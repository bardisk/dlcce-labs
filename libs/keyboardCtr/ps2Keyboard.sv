==> flow/design.v <==
module ps2Keyboard(clk, clrn, ps2_clk, ps2_data, nextdata_n, data, ready, overflow);
    input clk, clrn, ps2_clk, ps2_data;
    input nextdata_n;
    output [7:0] data;
    output reg ready;
    output reg overflow;  
    reg [9:0] buffer;  
    reg [7:0] fifo[7:0]; 
    reg [2:0] w_ptr, r_ptr; 
    reg [3:0] count;  
    reg [2:0] ps2_clk_sync;
    always @(posedge clk)
        ps2_clk_sync <= {ps2_clk_sync[1:0], ps2_clk};
    wire sampling = ps2_clk_sync[2] & ~ps2_clk_sync[1];
    always @(posedge clk, negedge clrn)
    begin
        if (!clrn) begin  
            count <= 0;
            w_ptr <= 0;
            r_ptr <= 0;
            overflow <= 0;
            ready <= 0;
        end
        else 
        begin
            if (overflow) begin
                w_ptr <= 0;
                r_ptr <= 0;
                ready <= 0;
                overflow <= 0;
            end
            if (ready)  
                if (!nextdata_n) begin  
                    r_ptr <= r_ptr + 3'b1;
                    if (w_ptr == (r_ptr + 3'b1))  
                        ready <= 0;
                end
            if (sampling) begin
                if (count == 10) begin
                    if ((buffer[0] == 0) && (ps2_data) && (^buffer[9:1])) begin
                        fifo[w_ptr] <= buffer[8:1];  
                        w_ptr <= w_ptr + 3'b1;
                        ready <= 1;
                        overflow <= overflow | (r_ptr == (w_ptr + 3'b1));
                    end
                    count <= 0;
                end 
                else begin
                    buffer[count] <= ps2_data;  
                    count <= count + 1;
                end
            end
        end
    end
    assign data = fifo[r_ptr];  
endmodule
# Tool chain data of ps2Keyboard
# Tool output for the design above, in the order of the flow.
# Lines are those of the file above, counted from 1.
# Cell names lack the library's common part.
# A cell with - has no value.
[inputs]
design = "ps2Keyboard"
clk_port = "clk"
cell_library = "sky130hd"
pvt_corner = "tt_025C_1v80"

# Word-level counts
# Source: Yosys, flattened and elaborated. Widths are those after wreduce. Registers that Yosys merges into a memory's read port (data or address) are not register bits. Print and check cells do not count. Equal cells are merged and count once.
[word_totals]
input_bits = 5
regBits = 89
output_inout_bits = 10
wordCells = 79
[classes]
reduce_logical = 14
logic = 8
mux = 19
equal = 17
add_sub_neg = 4
shifts = 2
[ops]
columns = ["op", "n"]
rows = [
  ["case mux 8 bit (select 8 bit)", 1],
  ["AND reduction 5 bit", 8],
  ["equality test 3 bit (second input constant)", 8],
  ["2-to-1 mux 3 bit", 7],
  ["equality test 3 x 2 -> 1 bit (second input constant)", 4],
  ["variable shift 1 x 5 -> 10 bit", 1],
  ["variable shift 1 x 5 -> 10 bit (first input constant)", 1],
  ["bitwise AND 10 bit", 1],
  ["OR 10 bit", 1],
  ["NOT 10 bit", 1],
  ["2-to-1 mux 1 bit", 10],
  ["parity 9 bit", 1],
  ["adder 3 x 1 -> 3 bit (second input constant)", 2],
  ["equality test 3 x 1 -> 1 bit (second input constant)", 2],
  ["equality test 3 bit", 2],
  ["zero test 3 bit", 2],
  ["negator 4 -> 5 bit", 1],
  ["adder 4 x 1 -> 4 bit (second input constant)", 1],
  ["equality test 4 bit (second input constant)", 1],
  ["2-to-1 mux 4 bit", 1],
  ["NOT 1 bit", 3],
  ["AND reduction 3 bit", 1],
  ["logical AND 1 bit", 2],
  ["bitwise AND 1 bit", 1],
  ["OR 1 bit", 1],
]

# Logic depth
# Depth = most cells in a row (Yosys ltp): at word level without a register or memory, in the mapped netlist without a sequential cell, where the memories' decode and read muxes count.
[depth]
word_depth = 8
ABC_AREA = 0
ltp_mapped = 9
mapped_depth_nobuf = 6

# After synthesis
# The flow's flattened synthesis, as Yosys stat reports it; memories are mapped. The netlist is that of the ABC_AREA named above (0 if unset); the other value can give another one.
[synth_totals]
seqArea_um2 = 2582.5
cells = 287
synth_area_um2 = 4073.9
ff_cells = 89
[types]
columns = ["cell", "n", "type_area_um2"]
rows = [
  ["edfxtp_1", 74, 2.22E+03],
  ["dfrtp_1", 12, 300.288],
  ["ha_1", 18, 225.216],
  ["mux2_2", 9, 101.347],
  ["a221oi_1", 10, 87.584],
  ["a222oi_1", 8, 80.077],
  ["nand2_1", 17, 63.811],
  ["o2bb2ai_1", 7, 61.309],
  ["dfxtp_1", 3, 60.058],
  ["nor2_1", 16, 60.058],
  ["nand2b_1", 9, 56.304],
  ["nor4b_2", 3, 45.043],
  ["xor2_1", 5, 43.792],
  ["a21oi_1", 8, 40.038],
  ["o21ai_0", 8, 40.038],
  ["inv_1", 10, 37.536],
  ["nor3_1", 7, 35.034],
  ["xnor2_1", 4, 35.034],
]
# Other cell types: 32; their cells: 59.

# Worst setup path after synthesis
# OpenSTA on the mapped netlist: ideal clock, no wires. The path of least setup slack (recovery checks aside). Input and output delay are each 20% of the period. Register names are those of the netlist, which keeps one name where synthesis merged equal registers.
[synth_path]
path_type = "register to register"
from = "reg count[0]"
to = "reg fifo[3][0]"
delay_ps = 2556
arrival_ps = 2171
path_slack_ps = 573
path_stages = 8
launch_ps = 0
clock_period_ps = 3130
setup_time_ps = 385
synth_period_reached_ps = 2557
# "delay_ps" is the arrival time less input delay plus setup time.
# "path_stages": output pins that drive a net of the path, with the launching flip-flop's if there is one; two outputs of one cell count as two.
# "synth_period_reached_ps" = period - worst setup slack (recovery checks aside). The figure is calculated, with input and output delays left at 20% of the set period.
# Between the ends stands the longest chain of elaborated cells between them, by number of cells; it is not shown to be the way that was timed. Of several equally long chains one is given.
# A line is the first line of the expression or statement that the cell stems from. Yosys adds cells for indexed reads and writes and turns some case tables into memories.
# A register here has more assigning lines than the two given.
[synth_between]
cell_sequence = "dfrtp_1 clkbuf_1 inv_1 ha_1 nand3b_2 nor2_1 nand3_1 nor3b_1"
elab_chain_cells = 2
[synth_rtl]
columns = ["item", "line_no", "text"]
rows = [
  ["from (decl)", 10, "reg [3:0] count;"],
  ["from (assign)", 18, "count <= 0;"],
  ["from (assign)", 50, "count <= count + 1;"],
  ["equality test 4 bit", 39, "if (count == 10) begin"],
  ["AND reduction 5 bit", "-", ""],
  ["to (assign)", 41, "fifo[w_ptr] <= buffer[8:1];"],
  ["to (decl)", 8, "reg [7:0] fifo[7:0];"],
]

# Timing after layout
# Path of least setup slack in the final report of entry A (OpenROAD, finished layout, wires in). Where an end is a register, its clock arrival counts in the times.
# The path's times are printed in steps of 10 ps; the period is the one set.
[layout_path]
path_type = "register to output"
from = "reg r_ptr[1]"
to = "out data[0]"
output_delay_ps = 530
path_stages = 8
path_slack_ps = -70
arrival_ps = 2180
launch_ps = 340
clock_period_ps = 2630
# Between the ends stands the longest chain of elaborated cells between them, by number of cells; it is not shown to be the way that was timed. Of several equally long chains one is given.
# A register here has more assigning lines than the two given.
[layout_between]
cell_sequence = "dfrtp_2 ha_4 ha_4 nor4_2 nand2b_1 buf_6 mux2_4 buf_6"
elab_chain_cells = 2
[layout_rtl]
columns = ["item", "line_no", "text"]
rows = [
  ["from (decl)", 9, "reg [2:0] w_ptr, r_ptr;"],
  ["from (assign)", 20, "r_ptr <= 0;"],
  ["from (assign)", 34, "r_ptr <= r_ptr + 3'b1;"],
  ["equality test 3 bit", 55, "assign data = fifo[r_ptr];"],
  ["case mux 8 bit (select 8 bit)", 55, ""],
  ["to (decl)", 4, "output [7:0] data;"],
]

# Design ps2Keyboard on sky130hd. What follows are 2 stored runs of the flow, each under its own settings; their order means nothing. The constraints put input and output delay at 20% of the set period each and load the outputs with 0.01 pF.
# By "timing.achieved_period_ps" is meant the clock period of the run minus its worst setup slack. This is arithmetic on one report: input and output delays are still those of the set period (20% each).
# "worst_path_allowed_less_slack_ps": the worst setup path's part of the clock period (all of it between registers, 20% less for each end at a port) less its slack. A launch clock that arrives late makes it longer, a capture clock that arrives late makes it shorter.
# "power.total_mw" rests on the timing tool's default activity at the inputs, not on a simulated workload.
# "worst_path_allowed_less_slack_ps" is known to 10 ps.

[[run]]
name = "entry A"
[run.settings]
period_ns = 2.63
CORE_UTILIZATION = 47
CAP_MARGIN = 20
CORE_MARGIN = 2
SLEW_MARGIN = 20
[run.results]
synth_area_um2 = 4073.9
design.die.area_um2 = 9428.4
final_cell_area_um2 = 5117.4
fin_util_pct = 61.7
setup_ws_ps = -73
final_setup_tns_ps = -189
hold_ws_ps = 332
power.total_mw = 5.038
timing.achieved_period_ps = 2703
worst_path_allowed_less_slack_ps = 2180
worst_path_kind = "register to output"

[[run]]
name = "entry B"
[run.settings]
period_ns = 1.68
CORE_UTILIZATION = 71
PLACE_DENSITY = 0.82
CORE_MARGIN = 5
TNS_END_PERCENT = 5
CTS_CLUSTER_SIZE = 89
MAX_ROUTING_LAYER = "met4"
CAP_MARGIN = 20
SLEW_MARGIN = 20
[run.results]
outcome = "no results, routing failed with DPL-0033"
