==> flow/design.v <==
module keyboard(
    input clk,
	input clrn,
	input ps2_clk,
	input ps2_data,
	output reg [7:0] key_count,
	output reg [7:0] cur_key,
	output [7:0] ascii_key);
    wire ready;
    reg ispressed, relkey;
    wire [7:0] data;
scancode_ram myram(clk, cur_key, ascii_key);
ps2_keyboard mykey(clk, clrn, ps2_clk, ps2_data, data, ready, 1'b0, overflow);
    always @(posedge clk)
        if (!clrn)
            relkey <= 0;
        else if(ready)
            relkey <= (data == 8'hF0);
    always @(posedge clk) begin
        if (!clrn) begin
            ispressed <= 0;
            key_count <= 0;
            cur_key <= 0;
        end
        else if (ready)
            if (relkey) begin
                ispressed <= 0;
                cur_key <= 0;
            end
            else if (data != 8'hF0)
                if(!ispressed) begin
                    ispressed <= 1;
                    cur_key <= data;
                    key_count <= key_count + 1;
                end
    end
endmodule
module ps2_keyboard(clk,clrn,ps2_clk,ps2_data,data,ready,nextdata_n,overflow);
    input clk,clrn,ps2_clk,ps2_data;
	 input nextdata_n;
    output [7:0] data;
    output reg ready;
    output reg overflow;      
    reg [9:0] buffer;         
    reg [7:0] fifo[7:0];      
	 reg [2:0] w_ptr,r_ptr;    
    reg [3:0] count;   
    reg [2:0] ps2_clk_sync;
    always @(posedge clk) begin
        ps2_clk_sync <=  {ps2_clk_sync[1:0],ps2_clk};
    end
    wire sampling = ps2_clk_sync[2] & ~ps2_clk_sync[1];
    always @(posedge clk) begin
        if (clrn == 0) begin  
            count <= 0; w_ptr <= 0; r_ptr <= 0; overflow <= 0; ready<= 0;
        end 
		else if (sampling) begin
            if (count == 4'd10) begin
                if ((buffer[0] == 0) &&   
                    (ps2_data)       &&   
                    (^buffer[9:1])) begin       
                    fifo[w_ptr] <= buffer[8:1];   
                    w_ptr <= w_ptr+3'b1;
                    ready <= 1'b1;
                    overflow <= overflow | (r_ptr == (w_ptr + 3'b1));
                end
                count <= 0;      
            end else begin
                buffer[count] <= ps2_data;   
                count <= count + 3'b1;
            end      
        end
        if ( ready ) begin  
				if(nextdata_n == 1'b0)  
				begin
				   r_ptr <= r_ptr + 3'b1; 
					if(w_ptr==(r_ptr+1'b1))  
					     ready <= 1'b0;
				end           
        end
    end
    assign data = fifo[r_ptr];
endmodule 
module scancode_ram(clk, addr,outdata);
input clk;
input [7:0] addr;
output reg [7:0] outdata;
reg [7:0] ascii_tab[255:0];
always @(posedge clk)
begin
      outdata <= ascii_tab[addr];
end
endmodule
-- Reports on keyboard
Tool output for the design above, in the order of the flow.
Lines are those of the file above, counted from 1.
Operators carry their Yosys type and port widths (W data, S select, Z words).
Library cell names are shortened.
The mark -- stands for no value.
- top module: keyboard
- clock port: clk
- cell library: sky130hd
- timing corner: tt_025C_1v80

-- Word-level counts
Source: Yosys, flattened and elaborated, memories not mapped. Widths are those after wreduce. Print and check cells do not count.
Yosys's memory passes give these memory sizes; they may raise the number of words (mostly to a power of two), join words into wider ones and drop unused or constant bits.
- noted memories kept: 1
- elaborated cells: 71
- clocked read ports x word width: 8
- noted bits in writable memories: 64
- bits in registers: 50
- memory list (name ; depth ; bits a word ; rd ports ; write ports ; line ; RTL):
    mykey.fifo ; 8 ; 8 ; 1 ; 1 ; 45 ; reg [7:0] fifo[7:0];
- noted equality and inequality tests: 6
- reductions and logical operators at 9
- shift operators: 2
- bitwise gates (word level) at 9
- muxes and demuxes at 27
- add/sub/neg operators: 6
- operator list (operator ; number):
    $mux W8 ; 7
    $mux W3 ; 7
    $mux W1 ; 12
    $shift A1 B5 Y10 ; 1
    $shift A1 B5 Y10 const A ; 1
    $and A10 B10 Y10 ; 1
    $or A10 B10 Y10 ; 1
    $not A10 Y10 ; 1
    $add A3 B1 Y3 const B ; 3
    $reduce_and A3 Y1 ; 3
    $reduce_xor A9 Y1 ; 1
    $add A8 B1 Y8 const B ; 1
    $eq A8 B8 Y1 const B ; 1
    $ne A8 B8 Y1 const B ; 1
    $not A1 Y1 ; 5
    $neg A4 Y5 ; 1
    $ne A2 B1 Y1 const B ; 2
    $add A4 B1 Y4 const B ; 1
    $eq A4 B4 Y1 const B ; 1
    $reduce_and A4 Y1 ; 1
    $mux W4 ; 1
    $eq A3 B3 Y1 ; 1
    $logic_and A1 B1 Y1 ; 2
    $reduce_and A2 Y1 ; 1
    $reduce_bool A2 Y1 ; 1
    $and A1 B1 Y1 ; 1

-- Longest topological paths
Yosys ltp: most cells in a row. Word level: on the elaborated netlist, between registers, memories and ports. Mapped: between sequential cells and ports; inverters and the memories' decode and read muxes count.
- noted depth after elaboration: 9
- ABC_AREA: 0
- mapped depth: 8

-- Netlist
Source: synth_stat.txt of the flow (Yosys; design flattened, memories mapped). It holds for the ABC_AREA given above (unset counts as 0); a run with the other value may have another netlist.
The area totals of this step are shown rounded.
- noted mapped cells: 356
- flip-flops: 109
- noted chip area (Yosys): 4900 µm²
- buffers: 19
- sequential area at 3000 µm²
- cells by type (type ; number):
    edfxtp_1 ; 77
    dfxtp_1 ; 32
    mux4_2 ; 16
    nand2_1 ; 39
    mux2i_1 ; 13
    ha_1 ; 8
    nand2b_1 ; 11
    buf_4 ; 9
    a21oi_1 ; 13
    a21oi_2 ; 7
    a22o_1 ; 7
    mux2_1 ; 5
    nand3_1 ; 11
    xor2_1 ; 6
    and3_1 ; 8
    xnor2_1 ; 5
    nor2_1 ; 10
    o21ai_1 ; 7
Not listed: further types 34, cells in them 72.
The figures by module come from a second, unflattened synthesis with its own total; it is not the netlist above.
- cell total of the unflattened synthesis: 328
- area total of the unflattened synthesis at 4700 µm²
Rows give one instance, submodules left out.
- by module (module ; times used ; cells ; area (µm²) ; seq. area (µm²)):
    ps2_keyboard ; 1 ; 243 ; 3800 ; 2500
    keyboard ; 1 ; 76 ; 820 ; 360
    scancode_ram ; 1 ; 9 ; 64 ; 0.0

-- Path before layout
Path of least setup slack by OpenSTA after synthesis, without wires, with an ideal clock, recovery checks aside; 20% of the period is set as input and as output delay. Where synthesis merged equal registers, the netlist keeps one of their names.
- path type: input to register
- from: input port ps2_data
- to: memory mykey.fifo[1][0]
- required time: 6032 ps
- launch time at the first pin at 1286 ps
- noted setup time: 398 ps
- setup slack: 3111 ps
- stages on the path: 3
- noted buffers on the path: 0
- path delay at 2033 ps
- arrival time at 2921 ps
- noted period: 6430 ps
- noted synthesis period reached: 3319 ps
"path delay" = arrival - input delay + setup time.
"stages on the path": output pins that drive a net of the path, with the launching flip-flop's if there is one; two outputs of one cell count as two.
"synthesis period reached" = period - worst setup slack (recovery checks aside). The figure is calculated, with input and output delays left at 20% of the set period.
The rows between start and end are the longest chain of elaborated cells between them; the timing report does not say that the signal goes this way. Where chains are equally long, one stands for them.
Each line given opens the expression or statement behind the cell; cells for indexed reads and writes are added by Yosys, which also makes memories of some case tables.
Only ways into the end's enable, where the timed path ends, are counted here.
- cell sequence: or4b_1 nor2_1 nor4b_1
- cells in the longest elaborated chain at 6
- elaborated cells between the ends (all ways) at 10
- RTL lines, path after synthesis (element ; line ; RTL):
    start: declaration ; 5 ; input ps2_data,
    $logic_and A1 B1 Y1 x2 ; 59 ; if ((buffer[0] == 0) &&
    $mux W3 ; 59 ;
    $mux W3 ; 58 ; if (count == 4'd10) begin
    $mux W3 ; 57 ; else if (sampling) begin
    $mux W3 ; 54 ; if (clrn == 0) begin
    end: declaration ; 45 ; reg [7:0] fifo[7:0];

-- Path in the finished layout
Path of least setup slack in the final report of flow run 1 (OpenROAD, finished layout, wires in). Where an end is a register, its clock arrival counts in the times.
The path's times are printed in steps of 10 ps; the period is the one set.
- path type: register to register
- from: register mykey.count[0]
- to: memory mykey.fifo[2][0]
- noted period: 4490 ps
- noted buffers on the path: 0
- required time: 4480 ps
- stages on the path: 7
- noted setup time: 360 ps
- setup slack: 1540 ps
- arrival time at 2930 ps
- launch time at the first pin at 350 ps
The rows between start and end are the longest chain of elaborated cells between them; the timing report does not say that the signal goes this way. Where chains are equally long, one stands for them.
A register here has more assigning lines than the two given.
Only ways into the end's enable, where the timed path ends, are counted here.
- cell sequence: dfxtp_1 inv_1 ha_1 nand3b_1 nor4b_1 nand3_1 nor2_1
- cells in the longest elaborated chain at 4
- elaborated cells between the ends (all ways) at 7
- RTL lines, path after layout (element ; line ; RTL):
    start: declaration ; 47 ; reg [3:0] count;
    start: assignment ; 55 ; count <= 0; w_ptr <= 0; r_ptr <= 0; overflow <= 0; ready<= 0;
    start: assignment ; 70 ; count <= count + 3'b1;
    $eq A4 B4 Y1 ; 58 ; if (count == 4'd10) begin
    $mux W3 ; 58 ;
    $mux W3 ; 57 ; else if (sampling) begin
    $mux W3 ; 54 ; if (clrn == 0) begin
    end: declaration ; 45 ; reg [7:0] fifo[7:0];

Flow measurements of keyboard on sky130hd: 2 stored runs with different settings, listed in no order. Input and output delays are each 20% of the period that was set; the output load is 0.01 pF.
"achieved period": clock period set for the run, less the worst setup slack. It is reckoned from that one timing run; input and output delays stay at 20% of the period that was set.
By "time of the worst setup path" is meant the share of the clock period that the worst setup path is allowed (20% is reserved at inputs, 20% at outputs), minus its slack. Clock arrival times at its registers enter into it.
"power consumption" is the tool's figure for a default switching activity; nothing was simulated.
"time of the worst setup path" is known to 10 ps.
The results are shown rounded.

Flow run 1

==> flow/run.sh <==
#!/bin/bash
# the make line also repeats the synthesis and layout settings of config.mk as NAME=value (left out here)
make -C /OpenROAD-flow-scripts/flow DESIGN_CONFIG=/design/flow/config.mk WORK_HOME=/design/flow/orfs CLKGATE_MAP_FILE= finish
==> flow/config.mk <==
export PLATFORM = sky130hd
export DESIGN_NAME = keyboard
export DESIGN_NICKNAME = keyboard
export VERILOG_FILES = /design/flow/design.v
export SDC_FILE = /design/flow/constraint.sdc
export NUM_CORES = 4
export LEC_CHECK = 0
export CAP_MARGIN = 20
export CELL_PAD_IN_SITES_DETAIL_PLACEMENT = 2
export CORE_MARGIN = 8
export CORE_UTILIZATION = 25
export CTS_CLUSTER_SIZE = 54
export MAX_ROUTING_LAYER = met5
export MIN_ROUTING_LAYER = met1
export PLACE_DENSITY = 0.47
export SETUP_SLACK_MARGIN = -0.23
export SLEW_MARGIN = 40
==> flow/constraint.sdc <==
create_clock -name core_clock -period 4.49 [get_ports {clk}]
set_input_delay 0.8980 -clock core_clock [delete_from_list [all_inputs] [get_ports {clk}]]
set_output_delay 0.8980 -clock core_clock [all_outputs]
set_load 0.01 [all_outputs]

Measured in flow run 1:
- standard-cell area after layout at 5,600 µm²
- noted the power consumption: 1.9 mW
- worst setup slack after layout at 1,500 ps
- total negative setup slack: 0 ps
- noted the synthesized cell area: 4,900 µm²
- noted the time of the worst setup path: 2,950 ps
- kind of the worst setup path: register to register
- noted the achieved period: 2,946 ps
- die footprint at 24,000 µm²

Flow run 2

==> flow/run.sh <==
#!/bin/bash
# the make line also repeats the synthesis and layout settings of config.mk as NAME=value (left out here)
make -C /OpenROAD-flow-scripts/flow DESIGN_CONFIG=/design/flow/config.mk WORK_HOME=/design/flow/orfs CLKGATE_MAP_FILE= finish
==> flow/config.mk <==
export PLATFORM = sky130hd
export DESIGN_NAME = keyboard
export DESIGN_NICKNAME = keyboard
export VERILOG_FILES = /design/flow/design.v
export SDC_FILE = /design/flow/constraint.sdc
export NUM_CORES = 4
export LEC_CHECK = 0
export CAP_MARGIN = 20
export CORE_MARGIN = 2
export CORE_UTILIZATION = 40
export SLEW_MARGIN = 20
==> flow/constraint.sdc <==
create_clock -name core_clock -period 3.58 [get_ports {clk}]
set_input_delay 0.7160 -clock core_clock [delete_from_list [all_inputs] [get_ports {clk}]]
set_output_delay 0.7160 -clock core_clock [all_outputs]
set_load 0.01 [all_outputs]

Measured in flow run 2:
- noted the achieved period: 2,774 ps
- die footprint at 13,000 µm²
- noted the synthesized cell area: 4,900 µm²
- noted the power consumption: 2.4 mW
- standard-cell area after layout at 5,500 µm²
- total negative setup slack: 0 ps
- worst setup slack after layout at 810 ps
- noted the time of the worst setup path: 2,770 ps
- kind of the worst setup path: register to register
