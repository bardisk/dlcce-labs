==> flow/design.v <==
module attendance(
	input [127:0] name,
	input clk,
	input rst,
	input [1:0] cmd,
	output reg [127:0] dataout
);
    always @(posedge clk) begin
        if (rst) dataout <= 0;
        else if(cmd) dataout <= dataout ^ name;
    end
endmodule
# --- Reports on attendance ---
# What the tools print for attendance, step after step.
# Lines are those of the file above, counted from 1.
# Cell names lack the library's common part.
design:
  top: "attendance"
  clock: "clk"
  lib: "sky130hd"
  lib_corner: "tt_025C_1v80"

# --- Elaborated design ---
# Source: Yosys, flattened and elaborated, memories not mapped. Widths are those after wreduce; folded enables and synchronous resets count as part of the registers. Registers that Yosys merges into a memory's read port (data or address) are not register bits. Print and check cells do not count. Equal cells are merged and count once.
bits:
  ff_bits: 128
  latch_bits: 0
  ramBits: 0
  romBits: 0
  clocked_rd_ports_x_width: 0
  n_memories: 0
  word_cells: 3
classes:
  add_sub_neg: 0
  multipliers: 0
  div_mod_pow: 0
  cmp: 0
  equal: 0
  n_shift: 0
  n_mux: 0
  bitwise: 1
  n_reduce_logical: 1
op_table:
  columns: ["operator", "n"]
  rows:
  - ["bitwise XOR 128 bit", 1]
  - ["nonzero test 2 bit", 1]

# --- Depth ---
# Yosys ltp: most cells in a row. Word level: on the elaborated netlist, between registers, memories and ports. Mapped: between sequential cells and ports; inverters and the memories' decode and read muxes count.
logic_depth:
  ltp_word: 1
  abc_area: 0
  ltp_mapped: 5
  mapped_depth_nobuf: 2

# --- After synthesis ---
# The flow's flattened synthesis, as Yosys stat reports it; memories are mapped. The netlist is that of the ABC_AREA named above (0 if unset); the other value can give another one.
types:
  columns: ["cell_type", "n"]
  rows:
  - ["dfxtp_1", 128]
  - ["mux2_4", 120]
  - ["o21ai_2", 120]
  - ["nor2b_1", 116]
  - ["nor2_1", 128]
  - ["buf_12", 11]
  - ["buf_6", 15]
  - ["buf_2", 21]
  - ["and2b_1", 12]
  - ["mux2_2", 8]
  - ["buf_4", 7]
  - ["o21ai_1", 8]
  - ["clkbuf_1", 2]
synth_totals:
  cell_count: 696
  synth_area_um2: 7395.8
  ffs: 128
  n_buf: 56

# --- Worst setup path after synthesis ---
# Source: OpenSTA report_checks on the synthesized netlist (no wires, ideal clock, input and output delay 20% of the period each), path of least setup slack; recovery checks are left aside. Register names are those of the netlist, which keeps one name where synthesis merged equal registers.
synth_timing:
  kind: "in2reg"
  startpoint: "input port cmd[0]"
  endpoint: "register dataout[105]"
  clock_period_ps: 2110
  setup_ps: 121
  launch_ps: 422
  arrival_time_ps: 1174
  t_required_ps: 1989
  path_slack_ps: 815
  path_delay_ps: 873
  stages: 4
  path_buffers: 2
  period_less_setup_slack_ps: 1295
# "path_delay_ps" = arrival - input delay + setup time.
# "stages" counts driving pins, that of a launching flip-flop among them; a cell with two outputs on the path counts twice.
# "period_less_setup_slack_ps" is the clock period less the worst setup slack; recovery checks do not enter. This is arithmetic on one report: input and output delays are still those of the set period (20% each).
# Between the ends stands the longest chain of elaborated cells between them, by number of cells; it is not shown to be the way that was timed. Of several equally long chains one is given.
# A line is the first line of the expression or statement that the cell stems from. Yosys adds cells for indexed reads and writes and turns some case tables into memories.
synth_between:
  cell_sequence: "buf_2 > buf_4 > o21ai_2 > mux2_4"
  elab_chain_cells: 1
  cone_cells: 1
  cone_lines: 1
synth_rtl:
  columns: ["item", "line", "source"]
  rows:
  - ["start: declaration", 5, "input [1:0] cmd,"]
  - ["nonzero test 2 bit", 10, "else if(cmd) dataout <= dataout ^ name;"]
  - ["end: assignment", 9, "if (rst) dataout <= 0;"]
  - ["end: assignment", 10, null]
  - ["end: declaration", 6, "output reg [127:0] dataout"]

# --- Path in the finished layout ---
# Path of least setup slack in the final report of run 1 (OpenROAD, finished layout, wires in). Where an end is a register, its clock arrival counts in the times.
# The path's times are printed in steps of 10 ps; the period is the one set.
layout_timing:
  kind: "reg2out"
  startpoint: "register dataout[114]"
  endpoint: "output port dataout[114]"
  clock_period_ps: 1440
  output_delay_ps: 290
  launch_ps: 430
  arrival_time_ps: 1120
  t_required_ps: 1150
  path_slack_ps: 30
  stages: 2
  path_buffers: 1
layout_between:
  cell_sequence: "dfxtp_1 > dlygate4sd2_1"
  elab_chain_cells: 0
  cone_cells: 0
  cone_lines: 0
layout_rtl:
  columns: ["item", "line", "source"]
  rows:
  - ["start: declaration", 6, "output reg [127:0] dataout"]
  - ["start: assignment", 9, "if (rst) dataout <= 0;"]
  - ["start: assignment", 10, "else if(cmd) dataout <= dataout ^ name;"]
  - ["end: declaration", 6, null]

Flow measurements of attendance on sky130hd: 2 stored runs with different settings, listed in no order. Input and output delays are each 20% of the period that was set; the output load is 0.01 pF.
"achievedPeriod_ps" means the clock period less the worst setup slack. The figure is calculated, with input and output delays left at 20% of the set period.
"worst_path_allowed_less_slack_ps" = time allowed to the worst setup path (clock period - input delay - output delay, where it has them) - its slack; a late launch clock adds to it, a late capture clock takes from it.
"total_power_w" rests on the timing tool's default activity at the inputs, not on a simulated workload.
"worst_path_allowed_less_slack_ps" is given in steps of 10 ps.

--- run 1 ---
==> flow/run.sh <==
#!/bin/bash
# the make line also repeats the synthesis and layout settings of config.mk as NAME=value (left out here)
make -C /OpenROAD-flow-scripts/flow DESIGN_CONFIG=/design/flow/config.mk WORK_HOME=/design/flow/orfs CLKGATE_MAP_FILE= finish
==> flow/config.mk <==
export PLATFORM = sky130hd
export DESIGN_NAME = attendance
export DESIGN_NICKNAME = attendance
export VERILOG_FILES = /design/flow/design.v
export SDC_FILE = /design/flow/constraint.sdc
export NUM_CORES = 4
export LEC_CHECK = 0
export CAP_MARGIN = 20
export CELL_PAD_IN_SITES_DETAIL_PLACEMENT = 2
export CORE_MARGIN = 2
export CORE_UTILIZATION = 39
export CTS_CLUSTER_SIZE = 15
export GPL_ROUTABILITY_DRIVEN = 1
export GPL_TIMING_DRIVEN = 1
export MIN_ROUTING_LAYER = met1
export PLACE_DENSITY_LB_ADDON = 0.05
export SETUP_SLACK_MARGIN = 0.01
export SLEW_MARGIN = 20
==> flow/constraint.sdc <==
create_clock -name core_clock -period 1.44 [get_ports {clk}]
set_input_delay 0.2880 -clock core_clock [delete_from_list [all_inputs] [get_ports {clk}]]
set_output_delay 0.2880 -clock core_clock [all_outputs]
set_load 0.01 [all_outputs]

==> results, as YAML <==
results:
  design_die_area_um2: 20081.7
  util_frac: 0.568
  yosys.chip_area_um2: 7395.8
  worst_path_allowed_less_slack_ps: 1120
  timing.worst_path_kind: "reg2out"
  total_power_w: 0.012171
  final_cell_area_um2: 10597.7
  achievedPeriod_ps: 1409
  holdWs_ps: 300
  final_setup_ws_ps: 31
  tns_ps: 0

--- run 2 ---
==> flow/run.sh <==
#!/bin/bash
# the make line also repeats the synthesis and layout settings of config.mk as NAME=value (left out here)
make -C /OpenROAD-flow-scripts/flow DESIGN_CONFIG=/design/flow/config.mk WORK_HOME=/design/flow/orfs CLKGATE_MAP_FILE= finish
==> flow/config.mk <==
export PLATFORM = sky130hd
export DESIGN_NAME = attendance
export DESIGN_NICKNAME = attendance
export VERILOG_FILES = /design/flow/design.v
export SDC_FILE = /design/flow/constraint.sdc
export NUM_CORES = 4
export LEC_CHECK = 0
export ABC_AREA = 1
export CAP_MARGIN = 20
export CORE_MARGIN = 2
export CORE_UTILIZATION = 41
export CTS_CLUSTER_DIAMETER = 98
export GPL_ROUTABILITY_DRIVEN = 0
export MAX_ROUTING_LAYER = met4
export SETUP_SLACK_MARGIN = -0.06
export SLEW_MARGIN = 20
==> flow/constraint.sdc <==
create_clock -name core_clock -period 0.855 [get_ports {clk}]
set_input_delay 0.1710 -clock core_clock [delete_from_list [all_inputs] [get_ports {clk}]]
set_output_delay 0.1710 -clock core_clock [all_outputs]
set_load 0.01 [all_outputs]

==> results, as YAML <==
results:
  design_die_area_um2: 13578.1
  util_frac: 0.8
  yosys.chip_area_um2: 5191.2
  worst_path_allowed_less_slack_ps: 880
  timing.worst_path_kind: "reg2out"
  total_power_w: 0.018012
  final_cell_area_um2: 9968.3
  achievedPeriod_ps: 1047
  holdWs_ps: 400
  final_setup_ws_ps: -192
  tns_ps: -20844
